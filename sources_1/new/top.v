==> flow/design.v <==
`timescale 1ns / 1ps
module debouncer(
input clk,
input signal_i,
output reg signal_o
    );
    parameter clock_freq = 100000000,
              debounce_time = 1000,
              initial_value = 1'b0;
    localparam timerlim = clock_freq / debounce_time;
		localparam s_initial = 3'b000,
				   s_zero = 3'b001,
				   s_zero_to_one = 3'b010,
				   s_one = 3'b011,
				   s_one_to_zero = 3'b100;				   
		reg [2:0] state = s_initial;		
    reg [16:0] timer = 17'b0;
	reg timer_en = 1'b0, timer_tick = 1'b0;
    always@ (posedge clk) begin
        case (state)
            s_initial: begin
                if (initial_value == 1'b0)
                    state = s_zero;
                else
                    state = s_one;
            end
            s_zero: begin
                signal_o <= 1'b0;
                if (signal_i == 1'b1)
                    state <= s_zero_to_one;
            end
            s_zero_to_one: begin
                signal_o <= 1'b0;
                timer_en <= 1'b1;
                if (timer_tick == 1'b1) begin
                    state <= s_one;
                    timer_en <= 1'b0;
                end
                if (signal_i == 1'b0) begin
                    state <= s_zero;
                    timer_en <= 1'b0;
                end
            end
            s_one: begin
                signal_o <= 1'b1;
                if (signal_i == 1'b0)
                    state <= s_one_to_zero;
            end
            s_one_to_zero: begin
                signal_o <= 1'b1;
                timer_en <= 1'b1;
                if (timer_tick == 1'b1) begin
                    state <= s_zero;
                    timer_en <= 1'b0;
                end
                if (signal_i == 1'b1) begin
                    state <= s_one;
                    timer_en <= 1'b0;
                end
            end
        endcase
        if (timer_en == 1'b1) begin
            if (timer == (timerlim - 1)) begin
                timer_tick <= 1'b1;
                timer <= 17'b0;
            end    
            else begin
                timer_tick <= 1'b0;
                timer <= timer + 17'b1;
            end
        end       
        else begin
            timer <= 17'b0;
            timer_tick <= 1'b0;
        end    
    end 
endmodule
`timescale 1ns / 1ps
module seven_segment(
    input [3:0] sayac,
    output reg [6:0] segment
    );
    always@ (sayac) begin
        case (sayac)        
            4'd0: segment <= ~7'b0111111;
            4'd1: segment <= ~7'b0000110;
            4'd2: segment <= ~7'b1011011;
            4'd3: segment <= ~7'b1001111;
            4'd4: segment <= ~7'b1100110;
            4'd5: segment <= ~7'b1101101;
            4'd6: segment <= ~7'b1111101;
            4'd7: segment <= ~7'b0000111;
            4'd8: segment <= ~7'b1111111;
            4'd9: segment <= ~7'b1101111;               
            default segment <= ~7'b0000000;
        endcase
    end
endmodule
`timescale 1ns / 1ps
module bcd_incrementor(
input clk,
input incr_i,
input rst_i,
output reg [3:0] birler_o, onlar_o
    );
    initial begin
        birler_o = 4'b0; 
        onlar_o = 4'b0;
    end
    parameter [3:0] birler_lim = 4'd9, onlar_lim = 4'd9;
    always@ (posedge clk) begin
        if (incr_i == 1'b1) begin
            if (birler_o == birler_lim) begin
                if (onlar_o == onlar_lim) begin
                    birler_o <= 4'b0;
                    onlar_o <= 4'b0;
                end
                else begin
                    birler_o <= 4'b0;
                    onlar_o <= onlar_o + 4'b1;
                end
            end
            else begin
                birler_o <= birler_o + 1'b1; 
            end    
        end
        if (rst_i == 1'b1) begin
            birler_o <= 4'b0;
            onlar_o <= 4'b0;
        end
    end    
endmodule
`timescale 1ns / 1ps
module top(
input clk,
input reset_i,
input start_i,
output reg [6:0] seven_seg_o,
output [3:0] anodes_o
    );
    localparam c_saliselim = 1000000,
               c_saliseCount_lim = 100,
               c_saniyeCount_lim = 60,
			   clock_freq = 100000000,
			   debounce_time = 1000,
			   initial_value = 1'b0;
    reg [31:0] c_timerlim_1ms = 32'd100000;  
    reg [31:0] timer_1ms = 32'b0;
    reg [19:0] saliseTimer = 20'b0;
    reg [6:0] saliseCount = 7'b0;
    reg [5:0] saniyeCount = 6'b0;	
    wire start_deb, reset_deb;
    debouncer #(.clock_freq(clock_freq), .debounce_time(debounce_time), .initial_value(initial_value)) start_debouncer(.clk(clk), .signal_i(start_i), .signal_o(start_deb));
    debouncer #(.clock_freq(clock_freq), .debounce_time(debounce_time), .initial_value(initial_value)) reset_debouncer(.clk(clk), .signal_i(reset_i), .signal_o(reset_deb));
    reg increment_salise = 1'b0, increment_saniye = 1'b0;
    wire [3:0] birler_salise, onlar_salise, birler_saniye, onlar_saniye; 
    bcd_incrementor #(.birler_lim(4'd9), .onlar_lim(4'd9)) salise_incr(clk, increment_salise, reset_deb, birler_salise, onlar_salise);
    bcd_incrementor #(.birler_lim(4'd9), .onlar_lim(4'd5)) saniye_incr(clk, increment_saniye, reset_deb, birler_saniye, onlar_saniye);
    wire [6:0] salise_birler_7seg, salise_onlar_7seg;
    wire [6:0] saniye_birler_7seg, saniye_onlar_7seg;
    reg [3:0] anodes = 4'b1110;
    seven_segment display_salise_birler(birler_salise, salise_birler_7seg);
    seven_segment display_salise_onlar(onlar_salise, salise_onlar_7seg);
    seven_segment display_saniye_birler(birler_saniye, saniye_birler_7seg);
    seven_segment display_saniye_onlar(onlar_saniye, saniye_onlar_7seg);
    reg start_deb_prev = 1'b0, continue = 1'b0;
    always@ (posedge clk) begin
        start_deb_prev <= start_deb;
        if (start_deb == 1'b1 && start_deb_prev == 1'b0) begin
            continue = ~continue;
        end
        increment_salise <= 1'b0;
        increment_saniye <= 1'b0;
        if (continue == 1'b1) begin
            if (saliseTimer == c_saliselim - 1'b1) begin
                increment_salise <= 1'b1;
                saliseTimer <= 20'b0;
                if (saliseCount == c_saliseCount_lim - 1'b1) begin
                    saliseCount <= 7'b0;
                    increment_saniye <= 1'b1;
                    if (saniyeCount == c_saniyeCount_lim - 1'b1) begin
                        saniyeCount <= 1'b0;
                    end
                    else begin
                        saniyeCount <= saniyeCount + 1'b1;
                    end
                end
                else begin
                    saliseCount <= saliseCount + 1'b1;
                end
            end
            else begin
                saliseTimer <= saliseTimer + 20'b1;
            end
        end
        if (reset_deb == 1'b1) begin
            saliseTimer <= 20'b0;
            saliseCount <= 7'b0;
            saniyeCount <= 6'b0;
        end
    end
    always@ (posedge clk) begin
        if (anodes[0] == 1'b0) begin
		  seven_seg_o <= salise_birler_7seg;
		end
	    else if (anodes[1] == 1'b0) begin
		  seven_seg_o <= salise_onlar_7seg;
		end
	    else if (anodes[2] == 1'b0) begin
		  seven_seg_o <= saniye_birler_7seg;
		end
	    else if (anodes[3] == 1'b0) begin	
		  seven_seg_o <= saniye_onlar_7seg;
		end	    	
	    else begin
		  seven_seg_o	<= ~7'b0000000;
	    end
    end
    always@ (posedge clk) begin
        if (timer_1ms == c_timerlim_1ms - 32'b1) begin
            timer_1ms <= 32'b0;
            anodes <= (anodes << 1) | (anodes >> 3);
        end
        else begin
            timer_1ms <= timer_1ms + 32'b1;
        end
    end
    assign anodes_o = anodes;
endmodule
# Reports on top

The steps from the RTL of top to its reports follow in flow order.
Line numbers count from 1 in the design file above.
The mark n/a stands for no value.

Top: top
Clock: clk
Library: sky130hd
Timing corner: tt_025C_1v80

# Word-level counts

Counts by Yosys on the flattened word-level netlist (proc, flatten, opt, wreduce; memories kept). Register bits leave out memories and registers merged into their read ports (data or address). Print and check cells are left out. Cells with the same type and inputs are merged into one.
Yosys's memory passes give these memory sizes; they may raise the number of words (mostly to a power of two), join words into wider ones and drop unused or constant bits.

Register bits after elaboration: 136
Clocked read ports x word width: 0
Input bits: 3
ROM bits: 448
Memories kept: 4
Output and inout port bits: 11
Memory bits (writable): 0
Cells after elaboration: 125
Latch bits: 0

Memories:

| memory           | depth | bits a word | rd ports | wr ports | RTL line | RTL |
| (name not given) | 16    | 7           | 1        | 0        | 84       | `case (sayac)` |
| (name not given) | 16    | 7           | 1        | 0        | 84       |  |
| (name not given) | 16    | 7           | 1        | 0        | 84       |  |
| (name not given) | 16    | 7           | 1        | 0        | 84       |  |

Divide/modulo/power cells: 0
$lt $le $gt $ge: 0
Multipliers: 0
Reductions and logical operators: 20
$add $sub $neg: 9
Equal/unequal tests: 25
Shift operators: 0
Muxes and demuxes: 39
Bitwise logic cells: 5

Operators with widths:

| cell                                     | number |
| 2-to-1 mux 3 bit                         | 12 |
| 2-to-1 mux 7 bit                         | 5 |
| adder 17 x 1 -> 17 bit with constant B   | 2 |
| == test 17 bit with constant B           | 2 |
| adder 32 x 1 -> 32 bit with constant B   | 1 |
| == test 32 x 17 -> 1 bit with constant B | 1 |
| parallel mux 3 bit (select 5 bit)        | 2 |
| adder 20 x 1 -> 20 bit with constant B   | 1 |
| == test 20 bit with constant B           | 1 |
| 2-to-1 mux 20 bit                        | 1 |
| adder 4 x 1 -> 4 bit with constant B     | 4 |
| 2-to-1 mux 4 bit                         | 4 |
| OR reduction 2 bit                       | 6 |
| == test 3 x 2 -> 1 bit with constant B   | 4 |
| != test 3 x 2 -> 1 bit with constant B   | 4 |
| == test 4 bit with constant B            | 3 |
| 2-to-1 mux 1 bit                         | 11 |
| AND reduction 5 bit                      | 2 |
| nonzero test 5 bit                       | 2 |
| != test 2 bit with constant B            | 4 |
| nonzero test 2 bit                       | 4 |
| parallel mux 1 bit (select 2 bit)        | 4 |
| adder 7 x 1 -> 7 bit with constant B     | 1 |
| == test 7 bit with constant B            | 1 |
| AND reduction 2 bit                      | 3 |
| == test 3 x 1 -> 1 bit with constant B   | 2 |
| == test 3 bit with constant B            | 2 |
| zero test 3 bit                          | 2 |

Not listed: further kinds 4, cells in them 7.

# Longest topological paths

Yosys ltp: most cells in a row. Word level: on the elaborated netlist, between registers, memories and ports. Mapped: between sequential cells and ports; inverters and the memories' decode and read muxes count.

Depth in word-level cells: 4
ABC_AREA: 0
Gate-level depth with buffers: 8
Mapped depth without buffers: 7

# Synthesis result

Source: synth_stat.txt of the flow (Yosys; design flattened, memories mapped). It holds for the ABC_AREA given above (unset counts as 0); a run with the other value may have another netlist.

Cell types:

| type                      | number | area in all (sq um) |
| sky130_fd_sc_hd__dfxtp_1  | 122    | 2.44E+03 |
| sky130_fd_sc_hd__xnor2_1  | 57     | 499.229 |
| sky130_fd_sc_hd__nor2_1   | 115    | 431.664 |
| sky130_fd_sc_hd__edfxtp_1 | 14     | 420.403 |
| sky130_fd_sc_hd__ha_1     | 25     | 312.8 |
| sky130_fd_sc_hd__xor2_1   | 32     | 280.269 |
| sky130_fd_sc_hd__nand2_1  | 72     | 270.259 |
| sky130_fd_sc_hd__nand2b_1 | 25     | 156.4 |
| sky130_fd_sc_hd__a21oi_1  | 31     | 155.149 |
| sky130_fd_sc_hd__nand3_1  | 30     | 150.144 |
| sky130_fd_sc_hd__nand4_1  | 21     | 131.376 |
| sky130_fd_sc_hd__nor3_1   | 23     | 115.11 |
| sky130_fd_sc_hd__o21ai_0  | 22     | 110.106 |
| sky130_fd_sc_hd__nor4_1   | 14     | 87.584 |
| sky130_fd_sc_hd__and4_1   | 9      | 78.826 |
| sky130_fd_sc_hd__clkbuf_1 | 21     | 78.826 |
| sky130_fd_sc_hd__inv_1    | 19     | 71.318 |
| sky130_fd_sc_hd__and2_1   | 10     | 62.56 |

Not listed: further types 37, cells in them 93.

Sequential part of the area: 2862.7 sq um
Buffer cells: 26
Mapped cells: 755
Flip-flops: 136
Mapped area: 6588.8 sq um

The figures by module come from a second, unflattened synthesis with its own total; it is not the netlist above.

Cells (unflattened synthesis): 792
Area (unflattened synthesis): 6947.9 sq um

Each row is one instance without its submodules.

By module:

| module                                       | area (sq um) | times used | cells | sequential area (sq um) |
| top                                          | 3223.1       | 1          | 354   | 1521.5 |
| debouncer                                    | 1071.0       | 2          | 114   | 510.5 |
| seven_segment                                | 200.2        | 4          | 31    | 0.0 |
| bcd_incrementor #(birler_lim=9, onlar_lim=5) | 391.6        | 1          | 43    | 160.2 |
| bcd_incrementor #(birler_lim=9, onlar_lim=9) | 390.4        | 1          | 43    | 160.2 |

# Path before layout

Path of least setup slack by OpenSTA after synthesis, without wires, with an ideal clock, recovery checks aside; 20% of the period is set as input and as output delay. Where synthesis merged equal registers, the netlist keeps one of their names.

Kind: flip-flop to flip-flop
Start point: register start_debouncer.timer[0]
End point: register start_debouncer.timer[10]
Clock period: 2850 ps
Buffers on the path: 1
Path delay: 1796 ps
Library setup time: 128 ps
Required time: 2722 ps
Arrival time: 1668 ps
Launch time at the first pin: 0 ps
Driving pins on the path: 8
Setup slack: 1054 ps
Synthesis period reached: 1796 ps

"path delay" is the arrival time less input delay plus setup time.
"driving pins on the path" counts driving pins, that of a launching flip-flop among them; a cell with two outputs on the path counts twice.
"synthesis period reached" = period - worst setup slack (recovery checks aside). The figure is calculated, with input and output delays left at 20% of the set period.
The rows between start and end are the longest chain of elaborated cells between them; the timing report does not say that the signal goes this way. Where chains are equally long, one stands for them.
A line is the first line of the expression or statement that the cell stems from. Yosys adds cells for indexed reads and writes and turns some case tables into memories.
At most two assigning lines are given for a register; there are more.

Path through: sky130_fd_sc_hd__dfxtp_1 > sky130_fd_sc_hd__ha_1 > sky130_fd_sc_hd__and4_1 > sky130_fd_sc_hd__nand2_1 > sky130_fd_sc_hd__nor4_1 > sky130_fd_sc_hd__nand2b_1 > sky130_fd_sc_hd__clkbuf_1 > sky130_fd_sc_hd__nor2_1
Length of the longest elaborated chain: 2
Elaborated cells on any way between the ends: 3
Source lines of those cells: 2
Classes of those cells: add/sub (1); eq/ne (1); reduce/logical (1)

RTL lines, path post-synthesis:

| what               | RTL line | RTL |
| from (decl)        | 17       | `reg [16:0] timer = 17'b0;` |
| from (assign)      | 65       | `timer <= 17'b0;` |
| from (assign)      | 69       | `timer <= timer + 17'b1;` |
| == test 17 bit     | 63       | `if (timer == (timerlim - 1)) begin` |
| OR reduction 2 bit | n/a      |  |
| to (assign)        | 65       |  |
| to (assign)        | 69       |  |
| to (decl)          | 17       |  |

# Path in the finished layout

Path of least setup slack in the final report of entry A (OpenROAD, finished layout, wires in). Where an end is a register, its clock arrival counts in the times.
The path's times are printed in steps of 10 ps; the period is the one set.

Kind: flip-flop to output port
Start point: register anodes[0]
End point: output anodes_o[0]
Driving pins on the path: 2
External output delay: 620 ps
Required time: 2480 ps
Clock period: 3100 ps
Launch time at the first pin: 420 ps
Setup slack: 770 ps
Buffers on the path: 1
Arrival time: 1710 ps

Path through: sky130_fd_sc_hd__edfxtp_1 > sky130_fd_sc_hd__clkdlybuf4s50_1
Length of the longest elaborated chain: 0
Elaborated cells on any way between the ends: 0
Source lines of those cells: 0

RTL lines, path post-layout:

| what          | RTL line | RTL |
| from (decl)   | 161      | `reg [3:0] anodes = 4'b1110;` |
| from (assign) | 222      | `anodes <= (anodes << 1) \| (anodes >> 3);` |
| to (decl)     | 139      | `output [3:0] anodes_o` |

# Flow runs of top

Below are 2 stored runs of the flow (Yosys, OpenROAD; platform sky130hd) on top, each with its settings and what was measured, unordered. Constraints: input delay and output delay 20% of the set period each, output load 0.01 pF.
"reached clock period" means the clock period less the worst setup slack. The figure is calculated, with input and output delays left at 20% of the set period.
"time used up by the worst setup path": the worst setup path's part of the clock period (all of it between registers, 20% less for each end at a port) less its slack. A launch clock that arrives late makes it longer, a capture clock that arrives late makes it shorter.
"overall power" rests on the timing tool's default activity at the inputs, not on a simulated workload.
"time used up by the worst setup path" is given in steps of 10 ps.

## Entry A

==> flow/run.sh <==
#!/bin/bash
# the make line also repeats the synthesis and layout settings of config.mk as NAME=value (left out here)
make -C /OpenROAD-flow-scripts/flow DESIGN_CONFIG=/design/flow/config.mk WORK_HOME=/design/flow/orfs CLKGATE_MAP_FILE= finish
==> flow/config.mk <==
export PLATFORM = sky130hd
export DESIGN_NAME = top
export DESIGN_NICKNAME = top
export VERILOG_FILES = /design/flow/design.v
export SDC_FILE = /design/flow/constraint.sdc
export NUM_CORES = 4
export LEC_CHECK = 0
export ABC_AREA = 0
export CAP_MARGIN = 35
export CELL_PAD_IN_SITES_DETAIL_PLACEMENT = 1
export CELL_PAD_IN_SITES_GLOBAL_PLACEMENT = 3
export CORE_MARGIN = 7
export CORE_UTILIZATION = 22
export CTS_CLUSTER_DIAMETER = 244
export GPL_ROUTABILITY_DRIVEN = 1
export GPL_TIMING_DRIVEN = 1
export HOLD_SLACK_MARGIN = 0.19
export MAX_ROUTING_LAYER = met4
export PLACE_DENSITY = 0.91
export SETUP_SLACK_MARGIN = -0.02
export SLEW_MARGIN = 20
==> flow/constraint.sdc <==
create_clock -name core_clock -period 3.1 [get_ports {clk}]
set_input_delay 0.6200 -clock core_clock [delete_from_list [all_inputs] [get_ports {clk}]]
set_output_delay 0.6200 -clock core_clock [all_outputs]
set_load 0.01 [all_outputs]

| result of entry A | value |
|---|---|
| standard-cell area of the final layout | 7739.9 sq um |
| summed negative setup slack | 0 ps |
| overall power | 4.821 mW |
| worst setup slack after layout | 771 ps |
| area inside the die boundary | 34991.4 sq um |
| cell area after synthesis | 6588.8 sq um |
| smallest hold slack | 379 ps |
| time used up by the worst setup path | 1710 ps |
| critical path type | flip-flop to output port |
| utilization | 26.2 % |
| reached clock period | 2329 ps |

## Entry B

==> flow/run.sh <==
#!/bin/bash
# the make line also repeats the synthesis and layout settings of config.mk as NAME=value (left out here)
make -C /OpenROAD-flow-scripts/flow DESIGN_CONFIG=/design/flow/config.mk WORK_HOME=/design/flow/orfs CLKGATE_MAP_FILE= finish
==> flow/config.mk <==
export PLATFORM = sky130hd
export DESIGN_NAME = top
export DESIGN_NICKNAME = top
export VERILOG_FILES = /design/flow/design.v
export SDC_FILE = /design/flow/constraint.sdc
export NUM_CORES = 4
export LEC_CHECK = 0
export CAP_MARGIN = 30
export CELL_PAD_IN_SITES_DETAIL_PLACEMENT = 0
export CORE_MARGIN = 2
export CORE_UTILIZATION = 51
export GPL_ROUTABILITY_DRIVEN = 1
export GPL_TIMING_DRIVEN = 1
export PLACE_DENSITY_LB_ADDON = 0.27
export SETUP_SLACK_MARGIN = 0.29
export SLEW_MARGIN = 20
export TNS_END_PERCENT = 80
==> flow/constraint.sdc <==
create_clock -name core_clock -period 2.18 [get_ports {clk}]
set_input_delay 0.4360 -clock core_clock [delete_from_list [all_inputs] [get_ports {clk}]]
set_output_delay 0.4360 -clock core_clock [all_outputs]
set_load 0.01 [all_outputs]

| result of entry B | value |
|---|---|
| standard-cell area of the final layout | 7517.2 sq um |
| summed negative setup slack | 0 ps |
| overall power | 6.768 mW |
| worst setup slack after layout | 359 ps |
| area inside the die boundary | 13843.9 sq um |
| cell area after synthesis | 6588.8 sq um |
| smallest hold slack | 372 ps |
| time used up by the worst setup path | 1380 ps |
| critical path type | flip-flop to output port |
| utilization | 59.6 % |
| reached clock period | 1821 ps |
